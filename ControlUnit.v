==> flow/design.v <==
`timescale 1ns / 1ps
module ControlUnit(
	input [5:0] Op,
	input zero,
	input clk,
	input CURST,
	output reg PCWre,
	output reg ALUSrcA,
	output reg ALUSrcB,
	output reg ALUM2Reg,
	output reg RegWre,
	output reg WrRegData,
	output reg InsMemRW,
	output reg RD,
	output reg WR,
	output reg IRWre,
	output reg ExtSel,
	output reg [1:0] PCSrc,
	output reg [1:0] RegDst,
	output reg [2:0] ALUOp
    );
	parameter [5:0] ADDU=6'b000000,
						 SUBU=6'b000001,
						 ADDIU=6'b000010,
						 OR=6'b010000,
						 AND=6'b010001,
						 ORI=6'b010010,
						 SLL=6'b011000,
						 SLTU=6'b100110,
						 SLTIU=6'b100111,
						 SW=6'b110000,
						 LW=6'b110001,
						 BEQ=6'b110100,
						 J=6'b111000,
						 JR=6'b111001,
						 JAL=6'b111010,
						 HALT=6'b111111;
	parameter [2:0] IF=3'b000,
						 ID=3'b001,
						 EXE1=3'b110,
						 EXE2=3'b101,
						 EXE3=3'b010,
						 MEM=3'b011,
						 WB1=3'b111,
						 WB2=3'b100;
	reg [2:0] state, next_state;
	initial begin
		PCWre = 0;
		ALUSrcA = 0;
		ALUSrcB = 0;
		ALUM2Reg = 0;
		RegWre = 0;
		WrRegData = 0;
		InsMemRW = 0;
		RD = 0;
		WR = 0;
		IRWre = 0;
		ExtSel = 0;
		PCSrc = 2'b00;
		RegDst = 2'b00;
		ALUOp = 3'b000;
		state = IF;
	end
	always@(posedge clk) begin 
		if (CURST == 0)
			state <= IF;
		else 
			state <= next_state;
			$monitor("%b,",state);
	end
	always@(state or Op) begin
		case(state)
			IF: next_state = ID;
			ID: begin
				case (Op[5:3])
					3'b111: next_state = IF;
					3'b110: begin
						if (Op == BEQ)
							next_state = EXE2;
						else
							next_state = EXE3;
					end
					default: next_state = EXE1;
				endcase
			end
			EXE1: next_state = WB1;
			EXE2: next_state = IF;
			EXE3: next_state = MEM;
			WB1: next_state = IF;
			WB2: next_state = IF;
			MEM: next_state = (Op == LW)?WB2:IF;
		endcase
			$monitor("2,%b,%b", state, next_state);
	end
	always@(state) begin
		if(next_state == IF && Op != HALT) 
			PCWre = 1;
		else PCWre = 0;
		if(state == EXE1 && Op == SLL)
			ALUSrcA = 1;
		else ALUSrcA = 0;
		if(state == EXE3 || Op == ADDIU || Op == ORI)
			ALUSrcB = 1;
		else ALUSrcB = 0;
		if(next_state == WB2)
			ALUM2Reg = 1;
		else ALUM2Reg = 0;
		if(state == WB1 || state == WB2 || Op == JAL) 
			RegWre = 1;
		else RegWre = 0;
		if(state == WB1 || state == WB2)
			WrRegData = 1;
		else WrRegData = 0;
		if(state == IF)
			InsMemRW = 1;
		else InsMemRW = 0;
		if(state == MEM && Op == LW)
			RD = 1;
		else RD = 0;
		if(state == MEM && Op == SW)
			WR = 1;
		else WR = 0;
		if(state == IF)
			IRWre = 1;
		else IRWre = 0;
		if(state == EXE1 && Op == ORI)
			ExtSel = 0;
		else ExtSel = 1;
		if(state == ID && (Op == J || Op == JAL))
			PCSrc = 2'b11;
		else if(state == ID && Op == JR)
			PCSrc = 2'b10;
		else if(state == EXE2 && zero == 1)
			PCSrc = 2'b01;
		else PCSrc = 2'b00;
		if(state == ID && Op == JAL)
			RegDst = 2'b00;
		else if((state == WB1 && (Op == ADDIU || Op == ORI || Op == SLTIU)) || state == WB2)
			RegDst = 2'b01;
		else RegDst = 2'b10;
		case(Op)
			SUBU:ALUOp = 3'b001;
			OR:ALUOp = 3'b101;
			AND:ALUOp = 3'b110;
			ORI:ALUOp = 3'b101;
			SLTU:ALUOp = 3'b010;
			SLTIU:ALUOp = 3'b010;
			SLL:ALUOp = 3'b100;
			BEQ:ALUOp = 3'b001;
			default:ALUOp = 3'b000;
		endcase;
	end
endmodule
### From RTL to reports: ControlUnit

What the tools print for ControlUnit, step after step.
Line numbers count from 1 in the design file above.
Operators carry their Yosys type and port widths (W data, S select, Z words).
Cell names lack the library's common part.
The mark -- stands for no value.

* top: ControlUnit
* clock: clk
* cell library: sky130hd
* library corner: tt_025C_1v80

### After elaboration

Source: Yosys, flattened and elaborated, memories not mapped. Widths are those after wreduce; folded enables and synchronous resets count as part of the registers. Registers that Yosys merges into a memory's read port (data or address) are not register bits. Print and check cells do not count. Equal cells are merged and count once.

* multiplexer cells: 20
* eq/ne operators: 25
* reductions and logical operators: 24

Operators with widths (count)
* $eq A6 B6 Y1 const B: 8
* $eq A6 B5 Y1 const B: 4
* $eq A3 B3 Y1 const B: 7
* $pmux W3 S6: 1
* $pmux W3 S5: 1
* $mux W1: 11
* $logic_and A1 B1 Y1: 10
* $logic_or A1 B1 Y1: 8
* $mux W2: 4
* $reduce_or A2 Y1: 3
* $eq A3 B2 Y1 const B: 2
* $logic_not A3 Y1: 2
* $eq A6 B1 Y1 const B: 1
* $eq A6 B2 Y1 const B: 1
* $ne A6 B6 Y1 const B: 1
* $pmux W3 S2: 1
* $mux W3: 2
* $eq A3 B1 Y1 const B: 1
* $reduce_or A3 Y1: 1

* register bits after elaboration: 3
* output and inout bits: 18
* bits of input ports: 9
* cells after elaboration: 70

### Logic depth

Depth = most cells in a row (Yosys ltp): at word level without a register or memory, in the mapped netlist without a sequential cell, where the memories' decode and read muxes count.

* word-level depth: 7
* ABC_AREA: 0
* depth in mapped cells: 5
* gate-level depth less buffers: 4

### Netlist

Yosys stat after the flow's synthesis: flattened, memories mapped to cells. It holds for the ABC_AREA given above (unset counts as 0); a run with the other value may have another netlist.

* synthesis area: 491.7 sq um
* area of sequential cells: 60.1 sq um
* buffers: 7
* cell count: 71
* flip-flop cells: 3

Cell types
* dfxtp_1: count 3, total area 60.058 sq um
* a21oi_1: count 6, total area 30.029 sq um
* nor2_1: count 8, total area 30.029 sq um
* nor4b_4: count 1, total area 23.773 sq um
* buf_2: count 4, total area 20.019 sq um
* nand3_1: count 4, total area 20.019 sq um
* nor3_1: count 4, total area 20.019 sq um
* and3_1: count 3, total area 18.768 sq um
* nand2_1: count 5, total area 18.768 sq um
* nand2b_1: count 3, total area 18.768 sq um
* buf_4: count 2, total area 15.014 sq um
* inv_1: count 4, total area 15.014 sq um
* or4b_4: count 1, total area 13.763 sq um
* a211oi_2: count 1, total area 12.512 sq um
* buf_6: count 1, total area 11.261 sq um
* maj3_1: count 1, total area 10.01 sq um
* nand3_2: count 1, total area 10.01 sq um
* nor3_2: count 1, total area 10.01 sq um

Not listed: further types 18, cells in them 18.

### Timing after synthesis

Source: OpenSTA report_checks on the synthesized netlist (no wires, ideal clock, input and output delay 20% of the period each), path of least setup slack; recovery checks are left aside. Register names are those of the netlist, which keeps one name where synthesis merged equal registers.

* kind: input-to-output
* from: input port Op[2]
* to: output port RegDst[1]
* external input delay: 362 ps
* data arrival time: 1269 ps
* data required time: 1448 ps
* path delay: 907 ps
* stages on the path: 5
* clock period: 1810 ps
* buffers on the path: 1
* slack: 179 ps
* launch time at the first pin: 362 ps
* external output delay: 362 ps
* synthesis period reached: 1631 ps

"path delay" is the arrival time less input delay plus setup time.
At an output port there is no setup time.
"stages on the path" counts driving pins, that of a launching flip-flop among them; a cell with two outputs on the path counts twice.
"synthesis period reached" = period - worst setup slack (recovery checks aside). The figure is calculated, with input and output delays left at 20% of the set period.
Between the ends stands the longest chain of elaborated cells between them, by number of cells; it is not shown to be the way that was timed. Of several equally long chains one is given.
Each line given opens the expression or statement behind the cell; cells for indexed reads and writes are added by Yosys, which also makes memories of some case tables.

* cell sequence: buf_6 nand4b_1 o32a_1 a21oi_1 a41oi_1
* cells in the longest elaborated chain: 7
* elaborated cells between the ends (all ways): 11

Ends and longest elaborated chain, after synthesis
* start, declared: line 3 `input [5:0] Op,`
* $eq A6 B2 Y1: line 138 `else if((state == WB1 && (Op == ADDIU || Op == ORI || Op == SLTIU)) || state == WB2)`
* $logic_or A1 B1 Y1 x2: line 138
* $logic_and A1 B1 Y1: line 138
* $logic_or A1 B1 Y1: line 138
* $mux W2: line 138
* $mux W2: line 136 `if(state == ID && Op == JAL)`
* end, declared: line 19 `output reg [1:0] RegDst,`

Add stored flow runs of ControlUnit

Top module ControlUnit; platform sky130hd; tools Yosys and OpenROAD; 2 stored runs in no particular order. Input and output delays are each 20% of the period that was set; the output load is 0.01 pF.

### Entry A

Settings: `period_ns=1.05`, `CAP_MARGIN=20`, `CORE_MARGIN=2`, `CORE_UTILIZATION=40`, `SLEW_MARGIN=20`

Not finished: clock tree synthesis ended with error DPL-0038.

### Entry B

Settings: `period_ns=1.98`, `CORE_UTILIZATION=69`, `PLACE_DENSITY=0.65`, `CELL_PAD_IN_SITES_GLOBAL_PLACEMENT=3`, `CELL_PAD_IN_SITES_DETAIL_PLACEMENT=1`, `CTS_CLUSTER_SIZE=51`, `CAP_MARGIN=35`, `MAX_ROUTING_LAYER=met5`, `CORE_MARGIN=2`, `SLEW_MARGIN=20`

Not finished: floorplanning ended with error PDN-0185.
